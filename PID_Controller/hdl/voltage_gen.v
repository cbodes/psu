==> flow/design.v <==
module voltage_gen #(
    parameter ADC_WIDTH = 12
)(
    input clk, n_rst,
    input inc_tv, dec_tv,
    output reg [ADC_WIDTH-1:0] target_v
);
always @ (posedge clk, negedge n_rst) begin
    if (n_rst == 0) begin
        target_v <= 12'd2048;
    end else if (inc_tv == 1) begin
        target_v <= target_v + 12'd64;
    end else if (dec_tv == 1) begin
        target_v <= target_v - 12'd64;
    end
end
endmodule
Step by step through the tools: voltage_gen
The steps from the RTL of voltage_gen to its reports follow in flow order.
Lines are those of the file above, counted from 1.
Operators: Yosys type, input widths -> output width; for muxes data width and select width s.
Library cell names are shortened.
{ "inputs": {"top_module": "voltage_gen", "clock": "clk", "library": "sky130hd", "lib_corner": "tt_025C_1v80"} }

Word-level counts
Counts by Yosys on the flattened word-level netlist (proc, flatten, opt, wreduce; memories kept). Register bits leave out memories and registers merged into their read ports (data or address). Print and check cells are left out. Cells with the same type and inputs are merged into one.
{ "op_classes": {"addsub": 2, "multipliers": 0, "div": 0, "compare": 0, "eq_ne": 0, "shift": 0, "muxes": 2, "n_logic": 0, "reduce_logical": 1} }
{ "ops": {"columns": ["op", "n"], "rows": [
  ["$mux 12", 2],
  ["$add 12x7->12 const B", 1],
  ["$sub 12x7->12 const B", 1],
  ["$reduce_bool 2->1", 1]
]} }
{ "word_totals": {"regBits": 12, "latch_bits": 0, "ramBits": 0, "mem_bits_ro": 0, "clocked_rd_ports_x_width": 0, "memories": 0, "in_bits": 4, "output_inout_bits": 12, "elab_cells": 6} }

Depth
Depth = most cells in a row (Yosys ltp): at word level without a register or memory, in the mapped netlist without a sequential cell, where the memories' decode and read muxes count.
{ "logic_depth": {"ltp_word": 3, "ABC_AREA": 0, "mapped_depth": 6, "depth_no_buf": 6} }

After synthesis
Source: synth_stat.txt of the flow (Yosys; design flattened, memories mapped). It holds for the ABC_AREA given above (unset counts as 0); a run with the other value may have another netlist.
Totals and module areas in this step are rounded.
{ "synth_totals": {"stdcells": 42, "yosys_area_um2": 442.9, "seq_area_um2": 151.4, "flip_flops": 6} }
{ "types": {"columns": ["cell_type", "n"], "rows": [
  ["dfrtp_1", 5],
  ["ha_1", 4],
  ["buf_4", 6],
  ["dfstp_2", 1],
  ["xnor2_1", 3],
  ["fa_1", 1],
  ["xor2_1", 2],
  ["a21oi_1", 3],
  ["a211oi_2", 1],
  ["o211ai_2", 1],
  ["mux2_2", 1],
  ["nand2_1", 3],
  ["mux2i_1", 1],
  ["o21ai_0", 2],
  ["a21o_2", 1],
  ["o21ai_2", 1],
  ["a21o_1", 1],
  ["nor2_2", 1]
]} }
Other cell types: 4; their cells: 4.

Path before layout
OpenSTA on the mapped netlist: ideal clock, no wires. The path of least setup slack (recovery checks aside). Input and output delay are each 20% of the period. Register names are those of the netlist, which keeps one name where synthesis merged equal registers.
{ "synth_path": {"path_kind": "input to register", "start": "input inc_tv", "end": "register (name not given)", "clock_period_ps": 2280, "in_delay_ps": 456, "setup_ps": 130, "launch_ps": 456, "arrival_time_ps": 1513, "required_ps": 2150, "slack_ps": 637, "path_delay_ps": 1187, "path_stages": 6, "synth_period_reached_ps": 1643} }
"path_delay_ps" = arrival - input delay + setup time.
"path_stages" counts driving pins, that of a launching flip-flop among them; a cell with two outputs on the path counts twice.
"synth_period_reached_ps" is the clock period less the worst setup slack; recovery checks do not enter. This is arithmetic on one report: input and output delays are still those of the set period (20% each).
The rows between start and end are the longest chain of elaborated cells between them; the timing report does not say that the signal goes this way. Where chains are equally long, one stands for them.
A line is the first line of the expression or statement that the cell stems from. Yosys adds cells for indexed reads and writes and turns some case tables into memories.
{ "synth_via": {"cell_sequence": "inv_1 > fa_1 > a21o_1 > a21oi_1 > xor2_1 > o21ai_1", "elab_chain_cells": 1, "cone_cells": 2, "classes_between": "1 x mux; 1 x reduce/logical"} }
{ "synth_lines": {"columns": ["item", "line", "text"], "rows": [
  ["from (decl)", 5, "input inc_tv, dec_tv,"],
  ["$mux 12", 11, "end else if (inc_tv == 1) begin"],
  ["to (assign)", 12, null],
  ["to (assign)", 14, null],
  ["to (decl)", 6, null]
]} }

Worst path after layout
From the final timing report of record 2: the path of least setup slack in the routed layout; clock arrival at registers is part of the times.
The report prints the path's times to 10 ps; the period is as set.
{ "layout_path": {"path_kind": "input to register", "start": "input inc_tv", "end": "register (name not given)", "clock_period_ps": 1930, "in_delay_ps": 390, "setup_ps": 110, "launch_ps": 390, "arrival_time_ps": 2030, "required_ps": 2060, "slack_ps": 30, "path_stages": 7} }
The rows between start and end are the longest chain of elaborated cells between them; the timing report does not say that the signal goes this way. Where chains are equally long, one stands for them.
{ "layout_via": {"cell_sequence": "clkdlybuf4s50_1 > inv_1 > fa_1 > a21o_1 > a21oi_1 > xor2_1 > o21ai_1", "elab_chain_cells": 1, "cone_cells": 2, "classes_between": "1 x mux; 1 x reduce/logical"} }
{ "layout_lines": {"columns": ["item", "line", "text"], "rows": [
  ["from (decl)", 5, "input inc_tv, dec_tv,"],
  ["$mux 12", 11, "end else if (inc_tv == 1) begin"],
  ["to (assign)", 12, null],
  ["to (assign)", 14, null],
  ["to (decl)", 6, null]
]} }

# Flow runs of voltage_gen

Below are 2 stored runs of the flow (Yosys, OpenROAD; platform sky130hd) on voltage_gen, each with its settings and what was measured, unordered. Constraints: input delay and output delay 20% of the set period each, output load 0.01 pF.
"achieved_clock_period_ps" is the run's clock period less its worst setup slack. It is reckoned from that one timing run; input and output delays stay at 20% of the period that was set.
"worst_path_allowed_less_slack_ps": the worst setup path's part of the clock period (all of it between registers, 20% less for each end at a port) less its slack. A launch clock that arrives late makes it longer, a capture clock that arrives late makes it shorter.
"total_power_uw" is the tool's figure for a default switching activity; nothing was simulated.
"worst_path_allowed_less_slack_ps" is known to 10 ps.
The results are shown rounded.
[
  {
    "run": "record 1",
    "settings": { "period_ns": 2.14, "CORE_UTILIZATION": 45, "SETUP_SLACK_MARGIN": 0.58, "PLACE_DENSITY_LB_ADDON": 0.22, "CORE_ASPECT_RATIO": 0.92, "CELL_PAD_IN_SITES_GLOBAL_PLACEMENT": 3, "ABC_AREA": 1, "CTS_CLUSTER_DIAMETER": 294, "CAP_MARGIN": 15, "SLEW_MARGIN": 15, "MIN_ROUTING_LAYER": "met2", "CORE_MARGIN": 2 },
    "outcome": "incomplete, placement halted on FLW-0024"
  },
  {
    "run": "record 2",
    "settings": { "period_ns": 1.93, "SETUP_SLACK_MARGIN": -0.15, "CAP_MARGIN": 20, "CORE_MARGIN": 2, "CORE_UTILIZATION": 40, "SLEW_MARGIN": 20 },
    "results": { "post_synth_area_um2": 442.9, "finalUtil_pct": 60.8, "total_power_uw": 1010, "achieved_clock_period_ps": 1899, "stdcell_area_um2": 594.3, "worst_path_allowed_less_slack_ps": 1510, "path_kind": "input to register", "design_die_area_um2": 1389, "worstSetupSlack_ps": 31, "fin_tns_ps": 0 }
  }
]
